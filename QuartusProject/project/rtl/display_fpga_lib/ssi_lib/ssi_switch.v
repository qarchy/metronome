==> flow/design.v <==
module ssi_encoder(
	input 				i_clk, 
	input 				i_reset, 
	input 		[3:0] 	i_digit, 
	output reg 	[6:0] 	o_segments
);
	always @(posedge i_clk, posedge i_reset) begin
		if (i_reset) begin
			o_segments <= 7'b1000000;
		end else begin
			case(i_digit)
				0: o_segments <= 7'b1000000;
				1: o_segments <= 7'b1111001;
				2: o_segments <= 7'b0100100;
				3: o_segments <= 7'b0110000;
				4: o_segments <= 7'b0011001;
				5: o_segments <= 7'b0010010;
				6: o_segments <= 7'b0000010;
				7: o_segments <= 7'b1111000;
				8: o_segments <= 7'b0000000;
				9: o_segments <= 7'b0010000;
				default: o_segments <= 7'b1000000;
			endcase
		end
	end
endmodule
module ssi_switch(
	input i_clk, 
	input i_reset, 
	input [3:0] i_digit,
	input [3:0] i_digit_ten,
	input [3:0] i_digit_hundred,
	input [3:0] i_digit_thousand,
	output reg 	[3:0] o_ssi_code,
	output 		[6:0] o_segments
);
	reg [3:0] 	ssi_digit;
	reg	[1:0] 	ssi_choose_counter;
	reg [19:0] 	ssi_switch_timer;
	ssi_encoder ssi_encoder_inst(
		.i_clk(i_clk), 			 
		.i_reset(i_reset), 		 
		.i_digit(ssi_digit), 	 
		.o_segments(o_segments)	 
	);
	always @(posedge i_clk, posedge i_reset) begin
		if (i_reset) begin
			o_ssi_code 			<= 0;
			ssi_choose_counter 	<= 0;
			ssi_switch_timer 	<= 0;
		end else begin
			if (ssi_switch_timer == {20{1'b1}}) begin
				ssi_switch_timer 	<= 0;
				ssi_choose_counter 	<= ssi_choose_counter + 1;
			end else begin
				ssi_switch_timer 	<= ssi_switch_timer + 1;
			end
			case(ssi_choose_counter)
				2'b00: begin o_ssi_code <= 4'b1110; ssi_digit <= i_digit; 			end
				2'b01: begin o_ssi_code <= 4'b1101; ssi_digit <= i_digit_ten;		end
				2'b10: begin o_ssi_code <= 4'b1011; ssi_digit <= i_digit_hundred;	end
				2'b11: begin o_ssi_code <= 4'b0111; ssi_digit <= i_digit_thousand;	end
			endcase
		end
	end
endmodule
From RTL to reports: ssi_switch --
The steps from the RTL of ssi_switch to its reports follow in flow order. Line numbers count from 1 in the design file above. Operators: Yosys type, input widths -> output width; for muxes data width and select width s. Cell names lack the library's common part. Not given: --
Design: top ssi_switch, clock port i_clk, library sky130hd, library corner tt_025C_1v80

Word-level counts --
Counts by Yosys on the flattened word-level netlist (proc, flatten, opt, wreduce; memories kept). Register bits leave out memories and registers merged into their read ports (data or address). Print and check cells are left out. Cells with the same type and inputs are merged into one. Memory sizes are those after Yosys's memory passes, which may raise the word count (mostly to a power of two), join words into wider ones and drop unused or constant bits.
Storage and ports: cells after elaboration 15, memories 1, input port bits 18, memory bits (read-only) 112, output and inout bits 11, word width x clocked read ports 7, register bits 30
Cells by class: multiplexer cells 3, add/subtract/negate cells 2, reduce/logical cells 1, eq/ne operators 4
Memories:
- (no name shown) | words 16, width 7, read ports 1, wr ports 0, line 11 | case(i_digit)
Operator list (count):
- $pmux 4 s4 | 2
- $add 20x1->20 const B | 1
- $eq 20x20->1 const B | 1
- $mux 20 | 1
- $eq 2x2->1 const B | 2
- $add 2x1->2 const B | 1
- $eq 2x1->1 const B | 1
- $logic_not 2->1 | 1

Longest topological paths --
Depth = most cells in a row (Yosys ltp): at word level without a register or memory, in the mapped netlist without a sequential cell, where the memories' decode and read muxes count.
Logic depth: word-level depth 2, ABC_AREA 0, depth in mapped cells 6, gate-level depth less buffers 5

After synthesis --
Source: synth_stat.txt of the flow (Yosys; design flattened, memories mapped). It holds for the ABC_AREA given above (unset counts as 0); a run with the other value may have another netlist. The area totals of this step are shown rounded.
Cell types:
- dfrtp_1 | count 32, total area 800.768 um^2
- edfxtp_1 | count 4, total area 120.115 um^2
- ha_1 | count 9, total area 112.608 um^2
- xor2_1 | count 11, total area 96.342 um^2
- nor2_1 | count 20, total area 75.072 um^2
- xnor2_1 | count 7, total area 61.309 um^2
- a21oi_1 | count 8, total area 40.038 um^2
- a222oi_1 | count 4, total area 40.038 um^2
- nand3_1 | count 8, total area 40.038 um^2
- inv_1 | count 10, total area 37.536 um^2
- dfstp_2 | count 1, total area 26.275 um^2
- nand4_1 | count 4, total area 25.024 um^2
- nand4_4 | count 1, total area 21.27 um^2
- mux2i_1 | count 2, total area 20.019 um^2
- and3_1 | count 3, total area 18.768 um^2
- and4_1 | count 2, total area 17.517 um^2
- nor3_4 | count 1, total area 16.266 um^2
- nand2_1 | count 4, total area 15.014 um^2
Other cell types: 17; their cells: 19.
Mapped netlist: sequential part of the area 0.000947 mm^2, mapped flip-flops 37, mapped area 0.00171 mm^2, buffers 5, standard cells after synthesis 150
By module: a second synthesis without flattening, with its own total; a netlist apart from the flattened one above.
Unflattened totals: cells (unflattened synthesis) 158, area (unflattened synthesis) 0.00177 mm^2
Each row is one instance without its submodules.
By module:
- ssi_switch | area 0.00141 mm^2, instances 1, sequential area 0.000771 mm^2, cells 126
- ssi_encoder | area 0.000364 mm^2, instances 1, sequential area 0.000176 mm^2, cells 32

Timing after synthesis --
Source: OpenSTA report_checks on the synthesized netlist (no wires, ideal clock, input and output delay 20% of the period each), path of least setup slack; recovery checks are left aside. Register names are those of the netlist, which keeps one name where synthesis merged equal registers.
Timing path after synthesis: kind reg2reg, from register ssi_switch_timer[0], to register (name not given), arrival time 1.499 ns, delay of the path 1.627 ns, data required time 1.602 ns, launch time at the first pin 0.000 ns, clock period 1.73 ns, slack 0.103 ns, driving pins on the path 6, period reached after synthesis 1.627 ns
"delay of the path" is the arrival time less input delay plus setup time. "driving pins on the path" counts driving pins, that of a launching flip-flop among them; a cell with two outputs on the path counts twice. "period reached after synthesis" is the clock period less the worst setup slack; recovery checks do not enter. This is arithmetic on one report: input and output delays are still those of the set period (20% each). Between the ends stands the longest chain of elaborated cells between them, by number of cells; it is not shown to be the way that was timed. Of several equally long chains one is given. Each line given opens the expression or statement behind the cell; cells for indexed reads and writes are added by Yosys, which also makes memories of some case tables. At most two assigning lines are given for a register; there are more.
On the way, after synthesis: cell sequence dfrtp_1 > ha_1 > and3_1 > nand3_1 > nor3_4 > mux2_1, cells in the longest elaborated chain 1, elaborated cells between the ends (all ways) 1, source lines of those cells 1, those cells by class 1 x eq/ne
RTL lines, path after synthesis:
- start, declared | line 39 | reg [19:0] ssi_switch_timer;
- start, assigned | line 50 | ssi_switch_timer <= 0;
- start, assigned | line 56 | ssi_switch_timer <= ssi_switch_timer + 1;
- $eq 20x20->1 | line 52 | if (ssi_switch_timer == {20{1'b1}}) begin
- end, assigned | line 49
- end, assigned | line 54
- end, declared | line 38

Path in the finished layout --
Path of least setup slack in the final report of run 1 (OpenROAD, finished layout, wires in). Where an end is a register, its clock arrival counts in the times.
Timing path post-layout: kind reg2reg, from register ssi_switch_timer[0], to register (name not given), clock period 1.95 ns, launch time at the first pin 0.28 ns, driving pins on the path 6, arrival time 1.91 ns, data required time 2.12 ns, slack 0.20 ns
Between the ends stands the longest chain of elaborated cells between them, by number of cells; it is not shown to be the way that was timed. Of several equally long chains one is given. At most two assigning lines are given for a register; there are more.
On the way, post-layout: cell sequence dfrtp_1 > ha_1 > and3_4 > nand3_2 > nor3_4 > mux2_1, cells in the longest elaborated chain 1, elaborated cells between the ends (all ways) 1, source lines of those cells 1, those cells by class 1 x eq/ne
RTL lines, path post-layout:
- start, declared | line 39 | reg [19:0] ssi_switch_timer;
- start, assigned | line 50 | ssi_switch_timer <= 0;
- start, assigned | line 56 | ssi_switch_timer <= ssi_switch_timer + 1;
- $eq 20x20->1 | line 52 | if (ssi_switch_timer == {20{1'b1}}) begin
- end, assigned | line 49
- end, assigned | line 54
- end, declared | line 38

Subject: ssi_switch on sky130hd, stored results

Hello all,

Design ssi_switch on sky130hd. What follows are 2 stored runs of the flow, each under its own settings; their order means nothing. The constraints put input and output delay at 20% of the set period each and load the outputs with 0.01 pF.
"period achieved": clock period set for the run, less the worst setup slack. It is reckoned from that one timing run; input and output delays stay at 20% of the period that was set.
"time used up by the worst setup path" = time allowed to the worst setup path (clock period - input delay - output delay, where it has them) - its slack; a late launch clock adds to it, a late capture clock takes from it.
"total design power" rests on the timing tool's default activity at the inputs, not on a simulated workload.
Values from the reports are rounded here.

* Run 1 | settings: period_ns 1.95; CORE_UTILIZATION 25; SETUP_SLACK_MARGIN 0.07; PLACE_DENSITY_LB_ADDON 0.01; CELL_PAD_IN_SITES_GLOBAL_PLACEMENT 1; GPL_TIMING_DRIVEN 0; CTS_CLUSTER_DIAMETER 203; SLEW_MARGIN 30; CAP_MARGIN 20; CORE_MARGIN 2 | results: period achieved 1.748 ns; worst setup slack after layout 0.202 ns; total design power 1.47 mW; area of the synthesized netlist 0.00171 mm^2; utilization 32.9 %; overall die area 0.00752 mm^2; standard-cell area after routing 0.00221 mm^2; total negative setup slack 0.000 ns; time used up by the worst setup path 1.75 ns; kind of the worst setup path reg2reg
* Run 2 | settings: period_ns 1.09; CORE_UTILIZATION 51; SETUP_SLACK_MARGIN 0.3; CORE_MARGIN 7; TNS_END_PERCENT 50; ABC_AREA 1; GPL_TIMING_DRIVEN 0; CAP_MARGIN 20; SLEW_MARGIN 20 | results: period achieved 1.398 ns; worst setup slack after layout -0.308 ns; total design power 2.40 mW; area of the synthesized netlist 0.00185 mm^2; utilization 77.6 %; overall die area 0.00551 mm^2; standard-cell area after routing 0.00265 mm^2; total negative setup slack -5.12 ns; time used up by the worst setup path 1.40 ns; kind of the worst setup path reg2reg

Thanks
