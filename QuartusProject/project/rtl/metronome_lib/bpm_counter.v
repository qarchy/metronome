==> flow/design.v <==
module bpm_counter(
	input i_clk,
	input i_reset,
	input i_btn_plus_1,		
	input i_btn_plus_5,		
	input i_btn_plus_5_hold,
	input i_btn_minus_1,	
	input i_btn_minus_5,
	input i_btn_minus_5_hold,
	input i_uart_msg,
	input [31:0] i_uart_bpm_count,
	output reg 	[33:0] 	o_bpm_counter,
	output reg		 	o_bpm_changed
);
	always @(posedge i_clk, posedge i_reset) begin
		if (i_reset) begin
			o_bpm_counter <= 0;
		end else begin
			if (i_uart_msg) begin
				o_bpm_counter <= {2'b00, i_uart_bpm_count};
				o_bpm_changed <= 1;
			end else begin
				if (i_btn_plus_1) begin
					o_bpm_counter <= o_bpm_counter + 1;
					o_bpm_changed <= 1;
				end else if (i_btn_plus_5) begin
					o_bpm_counter <= o_bpm_counter + 5;
					o_bpm_changed <= 1;
				end else if (i_btn_plus_5_hold) begin
					o_bpm_counter <= o_bpm_counter + 10;
					o_bpm_changed <= 1;
				end else if (i_btn_minus_1) begin
					o_bpm_counter <= (o_bpm_counter > 0) ? (o_bpm_counter - 1): 0; 
					o_bpm_changed <= 1;
				end else if (i_btn_minus_5) begin
					o_bpm_counter <= (o_bpm_counter > 4) ? (o_bpm_counter - 5): 0; 
					o_bpm_changed <= 1;
				end else if (i_btn_minus_5_hold) begin
					o_bpm_counter <= (o_bpm_counter > 9) ? (o_bpm_counter - 10): 0; 
					o_bpm_changed <= 1;
				end else begin 
					o_bpm_changed <= 0;
				end
			end
		end
	end
endmodule
# --- From RTL to reports: bpm_counter ---
# What the tools print for bpm_counter, step after step.
# Lines are those of the file above, counted from 1.
# Cell names lack the library's common part.
setup:
  top_module: "bpm_counter"
  clk_port: "i_clk"
  cell_library: "sky130hd"
  lib_corner: "tt_025C_1v80"

# --- Elaborated design ---
# Yosys after proc, flatten, opt, wreduce and memory -nomap, before mapping. Memory bits, and registers merged into a memory's read port (data or address), are not among the register bits. Print and check cells are not counted. Equal cells are merged and count once.
word_totals:
  output_inout_bits: 35
  reg_bits: 35
  clocked_rd_ports_x_width: 0
  mem_count: 0
  mem_bits_ro: 0
  latch_bits: 0
  input_bits: 41
  ramBits: 0
op_classes:
  eq_ne: 0
  mul: 0
  n_shift: 0
  compare: 3
  div_mod_pow: 0
  mux: 11
  bitwise: 0
  reduce_and_logical: 2
  addsub: 6
op_table:
  columns: ["operator", "count"]
  rows:
  - ["2-to-1 mux 34 bit", 10]
  - ["adder 34 x 1 -> 34 bit (second input constant)", 1]
  - ["subtractor 34 x 1 -> 34 bit (second input constant)", 1]
  - ["greater-than comparator 34 x 1 -> 1 bit (second input constant)", 1]
  - ["adder 34 x 3 -> 34 bit (second input constant)", 1]
  - ["subtractor 34 x 3 -> 34 bit (second input constant)", 1]
  - ["greater-than comparator 34 x 3 -> 1 bit (second input constant)", 1]
  - ["adder 34 x 4 -> 34 bit (second input constant)", 1]
  - ["subtractor 34 x 4 -> 34 bit (second input constant)", 1]
  - ["greater-than comparator 34 x 4 -> 1 bit (second input constant)", 1]
  - ["nonzero test 7 bit", 1]
  - ["OR reduction 6 bit", 1]
  - ["2-to-1 mux 1 bit", 1]

# --- Logic depth ---
# Longest topological path by Yosys (ltp), each cell counted once; first at word level (registers and memories cut), then after technology mapping (sequential cells cut; the memories' decode and read muxes count).
logic_depth:
  word_depth: 9
  ABC_AREA: 0
  ltp_mapped: 12

# --- Mapped cells and area ---
# Yosys stat after the flow's synthesis: flattened, memories mapped to cells. It holds for the ABC_AREA given above (unset counts as 0); a run with the other value may have another netlist.
by_type:
  columns: ["cell_type", "count", "type_area_um2"]
  rows:
  - ["dfrtp_1", 34, 850.816]
  - ["xnor2_1", 55, 481.712]
  - ["nand2_1", 97, 364.099]
  - ["clkbuf_1", 95, 356.592]
  - ["a21oi_1", 66, 330.317]
  - ["nor4_1", 51, 319.056]
  - ["nand3_1", 63, 315.302]
  - ["o21ai_0", 63, 315.302]
  - ["nor2_1", 81, 304.042]
  - ["xor2_1", 30, 262.752]
  - ["nor3_1", 50, 250.24]
  - ["a221oi_1", 23, 201.443]
  - ["nand4_1", 30, 187.68]
  - ["or4_1", 17, 127.622]
  - ["a31oi_1", 19, 118.864]
  - ["o221ai_1", 13, 113.859]
  - ["o31ai_1", 13, 97.594]
  - ["and3_1", 14, 87.584]
# Other cell types: 67; their cells: 251.
mapped:
  area_um2: 7095.6
  ff_cells: 35
  cell_count: 1065
  sequential_area_um2: 880.8

# --- Timing after synthesis ---
# Path of least setup slack by OpenSTA after synthesis, without wires, with an ideal clock, recovery checks aside; 20% of the period is set as input and as output delay. Where synthesis merged equal registers, the netlist keeps one of their names.
synth_path:
  path_kind: "register to register"
  startpoint: "reg o_bpm_counter[10]"
  endpoint: "reg o_bpm_counter[10]"
  launch_ns: 0.000
  required_ns: 3.896
  t_arrival_ns: 3.058
  n_path_buf: 3
  setup_time_ns: 0.124
  delay_ns: 3.182
  setup_slack_ns: 0.838
  tclk_ns: 4.02
  driving_pins: 11
  synth_period_reached_ns: 3.182
# "delay_ns" = arrival - input delay + setup time.
# "driving_pins": output pins that drive a net of the path, with the launching flip-flop's if there is one; two outputs of one cell count as two.
# "synth_period_reached_ns" is the clock period less the worst setup slack; recovery checks do not enter. This is arithmetic on one report: input and output delays are still those of the set period (20% each).
# The rows between start and end are the longest chain of elaborated cells between them; the timing report does not say that the signal goes this way. Where chains are equally long, one stands for them.
# Each line given opens the expression or statement behind the cell; cells for indexed reads and writes are added by Yosys, which also makes memories of some case tables.
# A register here has more assigning lines than the two given.
synth_via:
  cell_sequence: "dfrtp_1 > buf_6 > or4_4 > buf_6 > or4_4 > buf_6 > o41ai_4 > nor3_4 > a221o_1 > a221oi_2 > nor2_1"
  elab_chain_len: 9
  cells_between: 19
  cone_lines: 13
  classes_between: "add/sub (6); compare (3); mux (10)"
synth_lines:
  columns: ["element", "line", "text"]
  rows:
  - ["start, declared", 12, "output reg [33:0] o_bpm_counter,"]
  - ["start, assigned", 20, "o_bpm_counter <= {2'b00, i_uart_bpm_count};"]
  - ["start, assigned", 24, "o_bpm_counter <= o_bpm_counter + 1;"]
  - ["subtractor 34 x 4 -> 34 bit", 39, "o_bpm_counter <= (o_bpm_counter > 9) ? (o_bpm_counter - 10): 0;"]
  - ["2-to-1 mux 34 bit", 39, null]
  - ["2-to-1 mux 34 bit", 38, "end else if (i_btn_minus_5_hold) begin"]
  - ["2-to-1 mux 34 bit", 35, "end else if (i_btn_minus_5) begin"]
  - ["2-to-1 mux 34 bit", 32, "end else if (i_btn_minus_1) begin"]
  - ["2-to-1 mux 34 bit", 29, "end else if (i_btn_plus_5_hold) begin"]
  - ["2-to-1 mux 34 bit", 26, "end else if (i_btn_plus_5) begin"]
  - ["2-to-1 mux 34 bit", 23, "if (i_btn_plus_1) begin"]
  - ["2-to-1 mux 34 bit", 19, "if (i_uart_msg) begin"]
  - ["end, assigned", 20, null]
  - ["end, assigned", 24, null]
  - ["end, declared", 12, null]

# --- Worst path after layout ---
# From the final timing report of run 2: the path of least setup slack in the routed layout; clock arrival at registers is part of the times.
layout_path:
  path_kind: "register to register"
  startpoint: "reg o_bpm_counter[7]"
  endpoint: "reg o_bpm_counter[20]"
  driving_pins: 10
  setup_slack_ns: -0.07
  launch_ns: 0.29
  t_arrival_ns: 3.19
  tclk_ns: 2.96
  required_ns: 3.12
  n_path_buf: 2
  setup_time_ns: 0.14
# The rows between start and end are the longest chain of elaborated cells between them; the timing report does not say that the signal goes this way. Where chains are equally long, one stands for them.
# A register here has more assigning lines than the two given.
layout_via:
  cell_sequence: "dfrtp_1 > nand4_1 > buf_12 > or4_1 > buf_4 > nor3_1 > xnor2_1 > o21ai_0 > a221oi_2 > o31ai_2"
  elab_chain_len: 9
  cells_between: 19
  cone_lines: 13
  classes_between: "add/sub (6); compare (3); mux (10)"
layout_lines:
  columns: ["element", "line", "text"]
  rows:
  - ["start, declared", 12, "output reg [33:0] o_bpm_counter,"]
  - ["start, assigned", 20, "o_bpm_counter <= {2'b00, i_uart_bpm_count};"]
  - ["start, assigned", 24, "o_bpm_counter <= o_bpm_counter + 1;"]
  - ["subtractor 34 x 4 -> 34 bit", 39, "o_bpm_counter <= (o_bpm_counter > 9) ? (o_bpm_counter - 10): 0;"]
  - ["2-to-1 mux 34 bit", 39, null]
  - ["2-to-1 mux 34 bit", 38, "end else if (i_btn_minus_5_hold) begin"]
  - ["2-to-1 mux 34 bit", 35, "end else if (i_btn_minus_5) begin"]
  - ["2-to-1 mux 34 bit", 32, "end else if (i_btn_minus_1) begin"]
  - ["2-to-1 mux 34 bit", 29, "end else if (i_btn_plus_5_hold) begin"]
  - ["2-to-1 mux 34 bit", 26, "end else if (i_btn_plus_5) begin"]
  - ["2-to-1 mux 34 bit", 23, "if (i_btn_plus_1) begin"]
  - ["2-to-1 mux 34 bit", 19, "if (i_uart_msg) begin"]
  - ["end, assigned", 20, null]
  - ["end, assigned", 24, null]
  - ["end, declared", 12, null]

# Flow runs of bpm_counter

Module bpm_counter, platform sky130hd: 2 stored runs of the flow (Yosys, OpenROAD) with differing settings, in no particular order. Input and output delays are each 20% of the period that was set; the output load is 0.01 pF.
"period_reached_ns" = clock period - worst setup slack. The figure is calculated, with input and output delays left at 20% of the set period.
By "critical_path_time_ns" is meant the share of the clock period that the worst setup path is allowed (20% is reserved at inputs, 20% at outputs), minus its slack. Clock arrival times at its registers enter into it.
"total_power_w" rests on the timing tool's default activity at the inputs, not on a simulated workload.

--- run 1 ---
==> flow/run.sh <==
#!/bin/bash
# the make line also repeats the synthesis and layout settings of config.mk as NAME=value (left out here)
make -C /OpenROAD-flow-scripts/flow DESIGN_CONFIG=/design/flow/config.mk WORK_HOME=/design/flow/orfs CLKGATE_MAP_FILE= finish
==> flow/config.mk <==
export PLATFORM = sky130hd
export DESIGN_NAME = bpm_counter
export DESIGN_NICKNAME = bpm_counter
export VERILOG_FILES = /design/flow/design.v
export SDC_FILE = /design/flow/constraint.sdc
export NUM_CORES = 4
export LEC_CHECK = 0
export CAP_MARGIN = 20
export CELL_PAD_IN_SITES_DETAIL_PLACEMENT = 2
export CELL_PAD_IN_SITES_GLOBAL_PLACEMENT = 3
export CORE_ASPECT_RATIO = 0.68
export CORE_MARGIN = 10
export CORE_UTILIZATION = 43
export CTS_CLUSTER_DIAMETER = 59
export CTS_CLUSTER_SIZE = 88
export GPL_ROUTABILITY_DRIVEN = 1
export GPL_TIMING_DRIVEN = 1
export MAX_ROUTING_LAYER = met4
export MIN_ROUTING_LAYER = met2
export PLACE_DENSITY = 0.66
export SLEW_MARGIN = 35
==> flow/constraint.sdc <==
create_clock -name core_clock -period 4.86 [get_ports {i_clk}]
set_input_delay 0.9720 -clock core_clock [delete_from_list [all_inputs] [get_ports {i_clk}]]
set_output_delay 0.9720 -clock core_clock [all_outputs]
set_load 0.01 [all_outputs]

==> results, as YAML <==
outcome: "no results, placement failed with GPL-0301"

--- run 2 ---
==> flow/run.sh <==
#!/bin/bash
# the make line also repeats the synthesis and layout settings of config.mk as NAME=value (left out here)
make -C /OpenROAD-flow-scripts/flow DESIGN_CONFIG=/design/flow/config.mk WORK_HOME=/design/flow/orfs CLKGATE_MAP_FILE= finish
==> flow/config.mk <==
export PLATFORM = sky130hd
export DESIGN_NAME = bpm_counter
export DESIGN_NICKNAME = bpm_counter
export VERILOG_FILES = /design/flow/design.v
export SDC_FILE = /design/flow/constraint.sdc
export NUM_CORES = 4
export LEC_CHECK = 0
export CAP_MARGIN = 20
export CORE_MARGIN = 2
export CORE_UTILIZATION = 40
export SLEW_MARGIN = 20
==> flow/constraint.sdc <==
create_clock -name core_clock -period 2.96 [get_ports {i_clk}]
set_input_delay 0.5920 -clock core_clock [delete_from_list [all_inputs] [get_ports {i_clk}]]
set_output_delay 0.5920 -clock core_clock [all_outputs]
set_load 0.01 [all_outputs]

==> results, as YAML <==
results:
  critical_path_time_ns: 3.03
  worst_path_kind: "register to register"
  layout_utilization_pct: 60.3
  synthesis_area_um2: 7095.6
  finish.stdcell_area_um2: 10423.7
  period_reached_ns: 3.029
  dieArea_um2: 18819.7
  tns_ns: -0.094
  setup_worst_slack_ns: -0.069
  hold_ws_ns: 0.687
  total_power_w: 0.003614
