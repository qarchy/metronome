==> flow/design.v <==
module btn_activator(
	input 		i_clk,
	input 		i_btn_posedge,
	output reg 	o_btn
);
	reg 		btn_start_wait;
	reg	[24:0] 	btn_wait_counter;
	always @(posedge i_clk) begin  
		o_btn					<= (i_btn_posedge && ~btn_start_wait) ? 1: 0;
		btn_start_wait			<= (i_btn_posedge && ~btn_start_wait) ? 1: btn_start_wait;
		if (btn_wait_counter == {25{1'b1}}) begin
			btn_wait_counter 	<= 0;
			btn_start_wait 		<= 0;
		end else begin
			btn_wait_counter	<= btn_wait_counter + 1;
		end
	end
endmodule
module btn_debouncer(
	input 			i_clk,
	input 			i_btn_reset,
    input	[3:0] 	i_control_btns,
    output 		 	o_btn_reset,
    output 		 	o_btn_metronome_plus_1,
    output 		 	o_btn_metronome_plus_5,
    output 		 	o_btn_metronome_plus_5_hold,
    output 		 	o_btn_metronome_minus_1,
    output 		 	o_btn_metronome_minus_5,
    output 		 	o_btn_metronome_minus_5_hold
);
	wire			btn_reset_posedge;
	wire	[3:0]	control_btns_posedge;
	btn_posedge btn_posedge_inst(
		.i_clk(i_clk),									 
		.i_btn_reset(i_btn_reset),						 
		.i_control_btns(i_control_btns),				 
		.o_btn_reset_posedge(btn_reset_posedge),		 
		.o_control_btns_posedge(control_btns_posedge)	 
	);
	btn_activator btn_activator_reset(
		.i_clk(i_clk),								 
		.i_btn_posedge(btn_reset_posedge),			 
		.o_btn(o_btn_reset)							 
	);	
	btn_activator btn_activator_plus_1(	
		.i_clk(i_clk),								 
		.i_btn_posedge(control_btns_posedge[0]),	 
		.o_btn(o_btn_metronome_plus_1)				 
	);	
	btn_activator btn_activator_plus_5(	
		.i_clk(i_clk),								 
		.i_btn_posedge(control_btns_posedge[1]),	 
		.o_btn(o_btn_metronome_plus_5)				 
	);	
	btn_activator btn_activator_minus_1(	
		.i_clk(i_clk),								 
		.i_btn_posedge(control_btns_posedge[2]),	 
		.o_btn(o_btn_metronome_minus_1)				 
	);	
	btn_activator btn_activator_minus_5(	
		.i_clk(i_clk),								 
		.i_btn_posedge(control_btns_posedge[3]),	 
		.o_btn(o_btn_metronome_minus_5)				 
	);
	btn_hold_activator btn_hold_activator_plus_5(
		.i_clk(i_clk),								 
		.i_btn(i_control_btns[1]),					 
		.i_btn_pressed(o_btn_metronome_plus_5),		 
		.o_btn_hold(o_btn_metronome_plus_5_hold)	 
	);
	btn_hold_activator btn_hold_activator_minus_5(
		.i_clk(i_clk),								 
		.i_btn(i_control_btns[3]),					 
		.i_btn_pressed(o_btn_metronome_minus_5),	 
		.o_btn_hold(o_btn_metronome_minus_5_hold)	 
	);
endmodule
module btn_hold_activator(
	input 		i_clk,
	input 		i_btn,
	input 		i_btn_pressed,
	output reg 	o_btn_hold
);
	reg btn_pressed;
	reg [27:0] one_second_counter;
	always @(posedge i_clk) begin  
		btn_pressed 		<= i_btn_pressed ? 1: btn_pressed;
		if (i_btn && btn_pressed) begin
			if (one_second_counter == {28{1'b1}}) begin
				one_second_counter 	<= 0;
				o_btn_hold			<= 1;
			end else begin
				one_second_counter 	<= one_second_counter + 1;
				o_btn_hold 			<= 0;
			end
		end else if (~i_btn) begin
			btn_pressed 		<= 0;
			one_second_counter 	<= 0;
			o_btn_hold			<= 0;
		end else;
	end
endmodule
module btn_posedge(
	input 				i_clk,
	input 				i_btn_reset,
	input		[3:0] 	i_control_btns,
	output	reg			o_btn_reset_posedge,
	output	reg	[3:0]	o_control_btns_posedge
);
	reg 		i_btn_reset_prev;
	reg [3:0]	i_control_btns_prev;
	always @(posedge i_clk) begin
		i_btn_reset_prev 			<= i_btn_reset;
		i_control_btns_prev			<= i_control_btns;
		o_btn_reset_posedge			<= ~i_btn_reset_prev && i_btn_reset;
		o_control_btns_posedge[0]	<= ~i_control_btns_prev[0] && i_control_btns[0];
		o_control_btns_posedge[1]	<= ~i_control_btns_prev[1] && i_control_btns[1];
		o_control_btns_posedge[2]	<= ~i_control_btns_prev[2] && i_control_btns[2];
		o_control_btns_posedge[3]	<= ~i_control_btns_prev[3] && i_control_btns[3];
	end
endmodule
# Reports on btn_debouncer
# The steps from the RTL of btn_debouncer to its reports follow in flow order.
# Line numbers count from 1 in the design file above.
# Library cell names are shortened.
# A cell with -- has no value.
dict set report setup {
  top_module {btn_debouncer}
  clk_port {i_clk}
  library {sky130hd}
  pvt_corner {tt_025C_1v80}
}

# After elaboration
# Source: Yosys, flattened and elaborated, memories not mapped. Widths are those after wreduce. Registers that Yosys merges into a memory's read port (data or address) are not register bits. Print and check cells do not count. Equal cells are merged and count once.
dict set report word_totals {
  register_bits 205
  input_bits 6
  elab_cells 86
}
dict set report op_classes {
  n_addsub 7
  eq_ne 9
  n_mux 23
  logic 10
  n_reduce_logical 12
}
# cell count
set op_table {}
lappend op_table {{28-bit two-way mux} 6}
lappend op_table {{25-bit by 1-bit adder with 25-bit output (second input constant)} 5}
lappend op_table {{25-bit == test (second input constant)} 5}
lappend op_table {{28-bit by 1-bit adder with 28-bit output (second input constant)} 2}
lappend op_table {{28-bit == test (second input constant)} 2}
lappend op_table {{1-bit two-way mux} 17}
lappend op_table {{1-bit logical AND} 12}
lappend op_table {{1-bit inverter} 10}
lappend op_table {{2-bit by 1-bit inequality test with 1-bit output (second input constant)} 2}

# Logic depth
# Yosys ltp: most cells in a row. Word level: on the elaborated netlist, between registers, memories and ports. Mapped: between sequential cells and ports; inverters and the memories' decode and read muxes count.
dict set report depth {
  word_depth 3
  abc_area 0
  depth_mapped 7
  mapped_depth_nobuf 5
}

# Netlist
# The flow's flattened synthesis, as Yosys stat reports it; memories are mapped. The netlist is that of the ABC_AREA named above (0 if unset); the other value can give another one.
# cell_type count
set by_type {}
lappend by_type {dfxtp_1 147}
lappend by_type {edfxtp_1 58}
lappend by_type {xor2_1 60}
lappend by_type {xnor2_1 57}
lappend by_type {nand3_1 67}
lappend by_type {nand4_1 52}
lappend by_type {nor2_1 83}
lappend by_type {or3_1 37}
lappend by_type {and4_1 26}
lappend by_type {nand2_1 57}
lappend by_type {nor3_1 36}
lappend by_type {a21oi_1 34}
lappend by_type {o21ai_0 30}
lappend by_type {or4_1 20}
lappend by_type {nor4_1 18}
lappend by_type {clkbuf_1 27}
lappend by_type {nor2b_1 16}
lappend by_type {and3_1 15}
# Other cell types: 28; their cells: 90.
dict set report mapped {
  cells 930
  synth_area_mm2 0.0090887
  seq_area_mm2 0.0046845
  ffs 205
}
# The figures by module come from a second, unflattened synthesis with its own total; it is not the netlist above.
dict set report unflattened {
  hier_cells 932
  area_unflattened_mm2 0.0094828
}
# Each row is one instance without its submodules.
# module instances cells area_mm2 mod_seq_area_mm2
set modules {}
lappend modules {btn_activator 5 125 0.0011836 0.0005405}
lappend modules {btn_hold_activator 2 146 0.0016478 0.0008909}
lappend modules {btn_posedge 1 15 0.000269 0.0002002}
lappend modules {btn_debouncer 1 0 0 0}

# Worst setup path after synthesis
# Path of least setup slack by OpenSTA after synthesis, without wires, with an ideal clock, recovery checks aside; 20% of the period is set as input and as output delay. Where synthesis merged equal registers, the netlist keeps one of their names.
dict set report synth_path {
  path_type {register -> register}
  from {register btn_hold_activator_minus_5.one_second_counter[0]}
  to {register btn_hold_activator_minus_5.one_second_counter[10]}
  clock_period_ps 2070
  t_first_pin_ps 0
  t_arrival_ps 1866
  path_slack_ps -53
  delay_ps 2123
  stages 7
  path_buffers 1
  synth_period_reached_ps 2123
}
# "delay_ps" is the arrival time less input delay plus setup time.
# "stages" counts driving pins, that of a launching flip-flop among them; a cell with two outputs on the path counts twice.
# "synth_period_reached_ps" is the clock period less the worst setup slack; recovery checks do not enter. This is arithmetic on one report: input and output delays are still those of the set period (20% each).
# The rows between start and end are the longest chain of elaborated cells between them; the timing report does not say that the signal goes this way. Where chains are equally long, one stands for them.
# Each line given opens the expression or statement behind the cell; cells for indexed reads and writes are added by Yosys, which also makes memories of some case tables.
# At most two assigning lines are given for a register; there are more.
dict set report synth_between {
  cell_sequence {edfxtp_1 ha_1 nand3_1 or3_1 o31ai_2 buf_2 nor2_1}
  elab_chain_len 3
  cells_between 4
  lines_between 3
  classes_between {add/sub: 1; eq/ne: 1; mux: 2}
}
# item line
set synth_rtl {}
lappend synth_rtl {{from (decl)} 85} ;# reg [27:0] one_second_counter;
lappend synth_rtl {{from (assign)} 90} ;# one_second_counter <= 0;
lappend synth_rtl {{from (assign)} 93} ;# one_second_counter <= one_second_counter + 1;
lappend synth_rtl {{28-bit by 1-bit adder with 28-bit output} 93}
lappend synth_rtl {{28-bit two-way mux} 89} ;# if (one_second_counter == {28{1'b1}}) begin
lappend synth_rtl {{28-bit two-way mux} 88} ;# if (i_btn && btn_pressed) begin
lappend synth_rtl {{to (assign)} 90}
lappend synth_rtl {{to (assign)} 93}
lappend synth_rtl {{to (decl)} 85}

# Timing after layout
# Path of least setup slack in the final report of entry B (OpenROAD, finished layout, wires in). Where an end is a register, its clock arrival counts in the times.
# The path's times are printed in steps of 10 ps; the period is the one set.
dict set report layout_path {
  path_type {register -> register}
  from {register btn_hold_activator_plus_5.one_second_counter[0]}
  to {register btn_hold_activator_plus_5.one_second_counter[19]}
  clock_period_ps 2170
  t_first_pin_ps 500
  t_arrival_ps 2400
  path_slack_ps 100
  stages 6
  path_buffers 1
}
# The rows between start and end are the longest chain of elaborated cells between them; the timing report does not say that the signal goes this way. Where chains are equally long, one stands for them.
# At most two assigning lines are given for a register; there are more.
dict set report layout_between {
  cell_sequence {edfxtp_1 and4_1 or4b_4 buf_4 or4_1 a211oi_1}
  elab_chain_len 3
  cells_between 4
  lines_between 3
  classes_between {add/sub: 1; eq/ne: 1; mux: 2}
}
# item line
set layout_rtl {}
lappend layout_rtl {{from (decl)} 85} ;# reg [27:0] one_second_counter;
lappend layout_rtl {{from (assign)} 90} ;# one_second_counter <= 0;
lappend layout_rtl {{from (assign)} 93} ;# one_second_counter <= one_second_counter + 1;
lappend layout_rtl {{28-bit by 1-bit adder with 28-bit output} 93}
lappend layout_rtl {{28-bit two-way mux} 89} ;# if (one_second_counter == {28{1'b1}}) begin
lappend layout_rtl {{28-bit two-way mux} 88} ;# if (i_btn && btn_pressed) begin
lappend layout_rtl {{to (assign)} 90}
lappend layout_rtl {{to (assign)} 93}
lappend layout_rtl {{to (decl)} 85}

; Top module btn_debouncer; platform sky130hd; tools Yosys and OpenROAD; 2 stored runs in no particular order. Input and output delays are each 20% of the period that was set; the output load is 0.01 pF.
; "period_less_ws_ps": clock period set for the run, less the worst setup slack. It is reckoned from that one timing run; input and output delays stay at 20% of the period that was set.
; "worst_setup_path_time_ps" means the part of the period allowed to the worst setup path (the constraints hold back 20% at inputs and 20% at outputs) less its slack; where the path has registers, the arrival times of their clocks count too.
; "final_power_uw": no workload was simulated; the value follows from the tool's default switching activity.
; "worst_setup_path_time_ps" is known to 10 ps.

[entry A: settings]
period_ns = 2.23
CORE_UTILIZATION = 71
SETUP_SLACK_MARGIN = 0.45
PLACE_DENSITY = 0.55
HOLD_SLACK_MARGIN = 0.26
CORE_ASPECT_RATIO = 1.05
CELL_PAD_IN_SITES_GLOBAL_PLACEMENT = 1
CELL_PAD_IN_SITES_DETAIL_PLACEMENT = 2
ABC_AREA = 1
GPL_ROUTABILITY_DRIVEN = 0
CTS_CLUSTER_DIAMETER = 204
SLEW_MARGIN = 20
CAP_MARGIN = 20
CORE_MARGIN = 2
[entry A: results]
outcome = no final report: placement broke off with GPL-0301

[entry B: settings]
period_ns = 2.17
CORE_UTILIZATION = 42
CAP_MARGIN = 20
CORE_MARGIN = 2
SLEW_MARGIN = 20
[entry B: results]
period_less_ws_ps = 2068
final_power_uw = 7787
final_setup_tns_ps = 0
die_footprint_mm2 = 0.0228327
final_setup_ws_ps = 102
synth_area_mm2 = 0.0090887
finalUtil_pct = 49.7
hold_ws_ps = 379
worst_setup_path_time_ps = 2070
path_kind = register -> register
finish.stdcell_area_mm2 = 0.0105051
